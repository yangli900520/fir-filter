==> flow/design.v <==
`timescale 1ns / 1ps
typedef struct packed {
   logic [16 - 1 : 0] data_r;
   logic [16 - 1 : 0] data_i;
} DATA_SAMPLE;
typedef struct packed {
   DATA_SAMPLE                  data;
   logic                        valid;
} DATA_BUS;
typedef struct packed {
   logic                        valid;
} RX_TO_CONT;
typedef struct packed {
   logic                        valid;
} TX_TO_CONT;
typedef struct packed {
   logic  [3:0]                 point;
   logic  [17:0]                scaling;
   logic                        ifft;
} CONT_TO_COMP;
typedef struct packed {
   logic  [3:0]                 point;
   logic  [4:0]                final_shift;
   logic                        ifft;
} CONT_TO_TX;
typedef struct packed {
   logic                        enable;
   logic   [1:0]                flush;
   logic                        is_auto;
   logic   [3:0]                shift;
} CONT_TO_TILE;
typedef struct packed {
   logic   [1:0]                flush;
   logic                        is_auto;
   logic   [7:0]                delay;
   logic   [3:0]                shift;
} CONT_TO_IN;
typedef struct packed {
   logic                        valid;
   DATA_SAMPLE                  input_sample;
   DATA_SAMPLE                  tap;
   logic                        flush;
   logic                        enable;
   logic                        is_auto;
   logic [3:0]                  shift;
} TILE_TO_PE;
typedef struct packed {
   logic                        valid;
   DATA_SAMPLE                  input_sample;
   DATA_SAMPLE                  psum;
} TILE_TO_TILE;
module PE (
   input    TILE_TO_PE   tile_to_pe,
   input                 clk,
   input                 rst_n,
   input    DATA_SAMPLE  from_prev_pe,
   output   DATA_SAMPLE  to_next_pe
);
   DATA_SAMPLE add_opa, add_opb, mult_opa, mult_opb;
   DATA_SAMPLE add_out_pre, mult_out_pre;
   DATA_SAMPLE real_add_opb, mult_out, to_next_pe_w;
   logic add_valid, mult_done, mult_done_w;
   logic real_valid;
   assign real_valid = tile_to_pe.valid == 1 && tile_to_pe.flush == 0 && tile_to_pe.enable == 1;
   assign mult_opa = tile_to_pe.tap;
   assign mult_opb = (real_valid == 1 && tile_to_pe.is_auto == 0) ? tile_to_pe.input_sample : 0;
   assign add_opa  = from_prev_pe; 
   assign add_opb  = (add_valid == 1) ? real_add_opb : 0;
   assign real_add_opb = (tile_to_pe.is_auto == 1) ? tile_to_pe.input_sample : mult_out;
   assign add_valid    = (tile_to_pe.is_auto == 1) ? real_valid : mult_done; 
   assign mult_done_w  = (tile_to_pe.is_auto == 1) ? 0 : real_valid;
   always_comb begin
      if (tile_to_pe.flush == 1) begin
         to_next_pe_w = 0;
      end
      else if (add_valid == 1) begin
         to_next_pe_w = add_out_pre;
      end
      else begin
        to_next_pe_w = 0;  
     end
   end
   always_ff @ (posedge clk) begin
      if (rst_n == 0) begin
         mult_out <= 0;
         mult_done <= 0;
         to_next_pe <= 0;
      end
      else begin
         mult_out <= #1 mult_out_pre;
         mult_done <= #1 mult_done_w;
         to_next_pe <= #1 to_next_pe_w;
      end
   end
   cmult m1 (
      .opa(mult_opa),
      .opb(mult_opb),
      .shift(tile_to_pe.shift),
      .out(mult_out_pre)
   ); 
   cadd a1 (
      .opa(add_opa),
      .opb(add_opb),
      .out(add_out_pre)
   ); 
endmodule
`timescale 1ns / 1ps
module cadd(
    input  DATA_SAMPLE              opa,
    input  DATA_SAMPLE              opb,
    output DATA_SAMPLE              out
    );
    logic signed [16  - 1  : 0] aR, bR, aI, bI;
    logic signed [16     : 0] result_pre_R, result_pre_I;
    assign aR = opa.data_r;
    assign aI = opa.data_i;
    assign bR = opb.data_r;
    assign bI = opb.data_i;
    assign result_pre_R = aR + bR;
    assign result_pre_I = aI + bI;
   sat_16 sr(
      .result_pre(result_pre_R),
      .result(out.data_r)
   );
   sat_16 si(
      .result_pre(result_pre_I),
      .result(out.data_i)
   );
endmodule
`timescale 1ns / 1ps
module cmult(
    input  DATA_SAMPLE              opa,
    input  DATA_SAMPLE              opb,
    input  [3:0]                    shift,
    output DATA_SAMPLE              out
    );
    logic signed [16  - 1  : 0] aR, bR, aI, bI;
    logic signed [2*16 - 1 : 0] aRbR, aRbI, aIbR, aIbI;
    logic signed [2*16     : 0] result_pre_R, result_pre_I;
    logic signed [2*16     : 0] result_pre_R_t, result_pre_I_t;
    assign aR = opa.data_r;
    assign aI = opa.data_i;
    assign bR = opb.data_r;
    assign bI = opb.data_i;
    assign result_pre_R_t = result_pre_R >>> shift;
    assign result_pre_I_t = result_pre_I >>> shift;
    assign aRbR = aR * bR;
    assign aRbI = aR * bI;
    assign aIbR = aI * bR;
    assign aIbI = aI * bI;
    assign result_pre_R = aRbR + aIbI;
    assign result_pre_I = aRbI - aIbR;
   sat_32 sr(
      .in(result_pre_R_t),
      .out(out.data_r)
   );
   sat_32 si(
      .in(result_pre_I_t),
      .out(out.data_i)
   );
endmodule
`timescale 1ns / 1ps
module sat_16(
   input         [16     : 0]  result_pre,
   output logic  [16 - 1 : 0]  result
);
  logic trigger;
   assign trigger = result_pre[16] ^ result_pre[16 - 1];
   always_comb begin
      if (trigger == 1) begin
         if (result_pre[16] == 0) begin
            result = 16'h7fff;
         end
         else begin
            result = 16'h8000;
         end
      end
      else begin
         result = result_pre;
      end
   end
endmodule
`timescale 1ns / 1ps
module sat_32 (
   input [32   : 0] in,
   output logic [16 - 1 : 0] out
);
   logic trig_0;
   assign trig_0 = (in[32 - 1 : 16 - 1] == 0) || (in[32 - 1 : 16 - 1] == 17'h1ffff);
   always_comb begin
      if (in == 33'h100000000) begin
         out = 16'h7fff;
      end
      else begin
      if (trig_0 == 1) begin
         out = in[15:0];
      end
      else begin
         if (in[31] == 0) begin
            out = 16'h7fff;
         end
         else begin
            out = 16'h8000;
         end
      end
      end
   end
endmodule
`timescale 1ns / 1ps
module tile (
   input            clk,
   input            rst_n,
   input  CONT_TO_TILE cont_to_tile,
   input  TILE_TO_TILE from_prev_tile,
   input  DATA_BUS     from_next_tile,
   output  DATA_BUS    to_prev_tile,
   output TILE_TO_TILE to_next_tile
);
   TILE_TO_PE tile_to_pe [7:0];
   DATA_SAMPLE  par [8:0];
   logic [7:0][31:0] tap_buf_w, tap_buf;
   logic [2:0] write_ptr, write_ptr_w;
   logic       flag_w, flag, is_full;
   always_comb begin
      tap_buf_w = tap_buf;
      write_ptr_w = write_ptr;
      flag_w = flag;
      is_full = 0;
      if (cont_to_tile.flush == 2) begin
         tap_buf_w = 0;
         flag_w = 0;
      end
      else begin
         if (from_next_tile.valid == 1) begin
            if (flag == 1 && write_ptr == 0) begin
               is_full = 1;
            end
            else begin
               if (write_ptr == 7) begin
                  flag_w = 1;
               end
               write_ptr_w = write_ptr + 1;
               tap_buf_w [write_ptr] = from_next_tile.data;
            end 
         end
      end 
   end
   TILE_TO_TILE  to_next_tile_w;
   assign par[0]               = from_prev_tile.psum;
   assign to_next_tile_w.valid = from_prev_tile.valid;
   assign to_next_tile_w.input_sample = from_prev_tile.input_sample;
   assign to_next_tile_w.psum  = par[8];
   DATA_BUS to_prev_tile_w;
   assign to_prev_tile_w = (is_full == 1) ? from_next_tile : 0; 
   logic  flush_d, flush_d_w;
   assign flush_d_w = (cont_to_tile.flush != 0);
   always_ff @ (posedge clk) begin
      if (rst_n == 0) begin
         to_next_tile <= 0;
         to_prev_tile <= 0;
         flag <= 0;
         write_ptr <= 0;
         tap_buf <= 0;
         flush_d <= 0;
      end
      else begin
         to_next_tile <= #1 to_next_tile_w;
         to_prev_tile <= #1 to_prev_tile_w;
         flag <= #1 flag_w;
         write_ptr <= #1 write_ptr_w;
         tap_buf <= #1 tap_buf_w;
         flush_d <= #1 flush_d_w;
      end
   end
   genvar i;
   generate 
      for (i = 0; i < 8; i = i + 1) begin
         assign tile_to_pe [i].valid = from_prev_tile.valid;
         assign tile_to_pe [i].input_sample = from_prev_tile.input_sample;
         assign tile_to_pe [i].tap = tap_buf [i];
         assign tile_to_pe [i].flush = flush_d;
         assign tile_to_pe [i].enable = cont_to_tile.enable;
         assign tile_to_pe [i].is_auto = cont_to_tile.is_auto;
         assign tile_to_pe [i].shift = cont_to_tile.shift;
      PE  pp (
         .clk(clk),
         .rst_n(rst_n),
         .tile_to_pe(tile_to_pe[7-i]),
         .from_prev_pe(par[i]),
         .to_next_pe(par[i+1])
      );
      end 
   endgenerate
endmodule
# ---- From RTL to reports: tile
# The steps from the RTL of tile to its reports follow in flow order.
# Lines are those of the file above, counted from 1.
# Cell names lack the library's common part.
# Not given: n/a
dict set report inputs {
  design {tile}
  clock {clk}
  cell_library {sky130hd}
  pvt_corner {tt_025C_1v80}
}

# ---- Word-level counts
# Source: Yosys, flattened and elaborated, memories not mapped. Widths are those after wreduce. Registers that Yosys merges into a memory's read port (data or address) are not register bits. Print and check cells do not count. Equal cells are merged and count once.
dict set report word_totals {
  reg_bits 101
  in_bits 108
  elab_cells 20
}
dict set report op_classes {
  addsub 1
  equal 2
  muxes 3
  logic 3
  reduce_logical 6
}
# operator n
set op_table {}
lappend op_table {{3-bit AND reduction} 2}
lappend op_table {{1-bit inverter} 3}
lappend op_table {{3-bit by 1-bit adder with 3-bit output (second input constant)} 1}
lappend op_table {{3-bit equality test (second input constant)} 1}
lappend op_table {{3-bit logical NOT} 1}
lappend op_table {{1-bit 2-to-1 mux} 3}
lappend op_table {{2-bit equality test (second input constant)} 1}
lappend op_table {{2-bit AND reduction} 1}
lappend op_table {{2-bit OR reduction} 1}
lappend op_table {{1-bit logical AND} 1}

# ---- Longest topological paths
# Longest topological path by Yosys (ltp), each cell counted once; first at word level (registers and memories cut), then after technology mapping (sequential cells cut; the memories' decode and read muxes count).
dict set report depth {
  depth_word 6
  abc_area 0
  mapped_depth 6
  mapped_depth_nobuf 5
}

# ---- Mapped cells and area
# Yosys stat after the flow's synthesis: flattened, memories mapped to cells. It holds for the ABC_AREA given above (unset counts as 0); a run with the other value may have another netlist.
# type n area_total_um2
set types {}
lappend types {dfxtp_1 70 1.4E+03}
lappend types {and2_1 53 331.568}
lappend types {buf_4 32 240.23}
lappend types {and2_2 12 90.086}
lappend types {ha_1 3 37.536}
lappend types {buf_6 3 33.782}
lappend types {nand2_1 7 26.275}
lappend types {mux2i_1 2 20.019}
lappend types {clkbuf_1 4 15.014}
lappend types {and4_4 1 11.261}
lappend types {a21oi_1 2 10.01}
lappend types {and3b_1 1 8.758}
lappend types {inv_1 2 7.507}
lappend types {nand3b_1 1 7.507}
lappend types {o21bai_1 1 7.507}
lappend types {nand2b_1 1 6.256}
lappend types {conb_1 1 3.754}
lappend types {nor2_1 1 3.754}
dict set report mapped {
  cells 197
  yosys_area_mm2 0.0022622
  ffs 70
  n_buf 39
}
# The figures by module come from a second, unflattened synthesis with its own total; it is not the netlist above.
dict set report unflattened {
  hier_cells 44790
  area_unflattened_mm2 0.4041764
}
# Each row is one instance without its submodules.
# mod n_inst n_cells mod_area_mm2 mod_seq_area_mm2
set modules {}
lappend modules {cmult 8 4943 0.0446804 0}
lappend modules {PE 8 293 0.0029403 0.0013012}
lappend modules {cadd 8 190 0.0014326 0}
lappend modules {sat_32 16 51 0.0003904 0}
lappend modules {sat_16 16 23 0.0002014 0}
lappend modules {tile 1 198 0.0022809 0.0014214}

# ---- Timing after synthesis
# Source: OpenSTA report_checks on the synthesized netlist (no wires, ideal clock, input and output delay 20% of the period each), path of least setup slack; recovery checks are left aside. Register names are those of the netlist, which keeps one name where synthesis merged equal registers.
dict set report synth_timing {
  path_kind {flip-flop to flip-flop}
  startpoint {register write_ptr[0]}
  endpoint {register to_prev_tile}
  clock_period_ns 1.53
  t_first_pin_ns 0.000
  t_arrival_ns 1.213
  setup_slack_ns 0.201
  path_delay_ns 1.329
  driving_pins 7
  path_buffers 1
  synth_period_reached_ns 1.329
}
# "path_delay_ns" is the arrival time less input delay plus setup time.
# "driving_pins" counts driving pins, that of a launching flip-flop among them; a cell with two outputs on the path counts twice.
# "synth_period_reached_ns" = period - worst setup slack (recovery checks aside). The figure is calculated, with input and output delays left at 20% of the set period.
# Where an end lacks its bit number, it is one bit of the signal, or one of the new flip-flops if synthesis recoded a state register.
# Between the ends stands the longest chain of elaborated cells between them, by number of cells; it is not shown to be the way that was timed. Of several equally long chains one is given.
# A line is the first line of the expression or statement that the cell stems from. Yosys adds cells for indexed reads and writes and turns some case tables into memories.
dict set report synth_via {
  path_cell_list {dfxtp_1 -> inv_1 -> ha_1 -> and3b_1 -> and4_4 -> buf_6 -> and2_2}
  elab_chain_cells 6
}
# element line_no
set synth_rtl {}
lappend synth_rtl {{from (decl)} 222} ;# logic [2:0] write_ptr, write_ptr_w;
lappend synth_rtl {{from (assign)} 262} ;# write_ptr <= 0;
lappend synth_rtl {{from (assign)} 270} ;# write_ptr <= #1 write_ptr_w;
lappend synth_rtl {{3-bit logical NOT} 235} ;# if (flag == 1 && write_ptr == 0) begin
lappend synth_rtl {{1-bit logical AND} 235}
lappend synth_rtl {{1-bit 2-to-1 mux} 235}
lappend synth_rtl {{1-bit 2-to-1 mux} 234} ;# if (from_next_tile.valid == 1) begin
lappend synth_rtl {{1-bit 2-to-1 mux} 229} ;# if (cont_to_tile.flush == 2) begin
lappend synth_rtl {{2-bit AND reduction} n/a}
lappend synth_rtl {{to (assign)} 260} ;# to_prev_tile <= 0;
lappend synth_rtl {{to (assign)} 268} ;# to_prev_tile <= #1 to_prev_tile_w;
lappend synth_rtl {{to (decl)} 216} ;# output  DATA_BUS    to_prev_tile,

Appendix: runs

Design tile on sky130hd. What follows are 2 stored runs of the flow, each under its own settings; their order means nothing. The constraints put input and output delay at 20% of the set period each and load the outputs with 0.01 pF.

[flow] run A: files
==> flow/run.sh <==
#!/bin/bash
# the make line also repeats the synthesis and layout settings of config.mk as NAME=value (left out here)
make -C /OpenROAD-flow-scripts/flow DESIGN_CONFIG=/design/flow/config.mk WORK_HOME=/design/flow/orfs CLKGATE_MAP_FILE= finish
==> flow/config.mk <==
export PLATFORM = sky130hd
export DESIGN_NAME = tile
export DESIGN_NICKNAME = tile
export VERILOG_FILES = /design/flow/design.v
export SDC_FILE = /design/flow/constraint.sdc
export NUM_CORES = 4
export LEC_CHECK = 0
export CAP_MARGIN = 20
export CELL_PAD_IN_SITES_DETAIL_PLACEMENT = 1
export CORE_MARGIN = 2
export CORE_UTILIZATION = 67
export GPL_ROUTABILITY_DRIVEN = 0
export PLACE_DENSITY_LB_ADDON = 0.28
export SETUP_SLACK_MARGIN = -0.02
export SLEW_MARGIN = 35
==> flow/constraint.sdc <==
create_clock -name core_clock -period 0.929 [get_ports {clk}]
set_input_delay 0.1858 -clock core_clock [delete_from_list [all_inputs] [get_ports {clk}]]
set_output_delay 0.1858 -clock core_clock [all_outputs]
set_load 0.01 [all_outputs]

[flow] run A: not finished: placement ended with error FLW-0024

[flow] run B: files
==> flow/run.sh <==
#!/bin/bash
# the make line also repeats the synthesis and layout settings of config.mk as NAME=value (left out here)
make -C /OpenROAD-flow-scripts/flow DESIGN_CONFIG=/design/flow/config.mk WORK_HOME=/design/flow/orfs CLKGATE_MAP_FILE= finish
==> flow/config.mk <==
export PLATFORM = sky130hd
export DESIGN_NAME = tile
export DESIGN_NICKNAME = tile
export VERILOG_FILES = /design/flow/design.v
export SDC_FILE = /design/flow/constraint.sdc
export NUM_CORES = 4
export LEC_CHECK = 0
export ABC_AREA = 1
export CAP_MARGIN = 15
export CELL_PAD_IN_SITES_DETAIL_PLACEMENT = 0
export CELL_PAD_IN_SITES_GLOBAL_PLACEMENT = 0
export CORE_MARGIN = 8
export CORE_UTILIZATION = 61
export CTS_CLUSTER_DIAMETER = 255
export CTS_CLUSTER_SIZE = 32
export MAX_ROUTING_LAYER = met5
export PLACE_DENSITY_LB_ADDON = 0.04
export SETUP_SLACK_MARGIN = -0.01
export SLEW_MARGIN = 10
==> flow/constraint.sdc <==
create_clock -name core_clock -period 1.51 [get_ports {clk}]
set_input_delay 0.3020 -clock core_clock [delete_from_list [all_inputs] [get_ports {clk}]]
set_output_delay 0.3020 -clock core_clock [all_outputs]
set_load 0.01 [all_outputs]

[flow] run B: not finished: clock tree synthesis ended with error DPL-0038
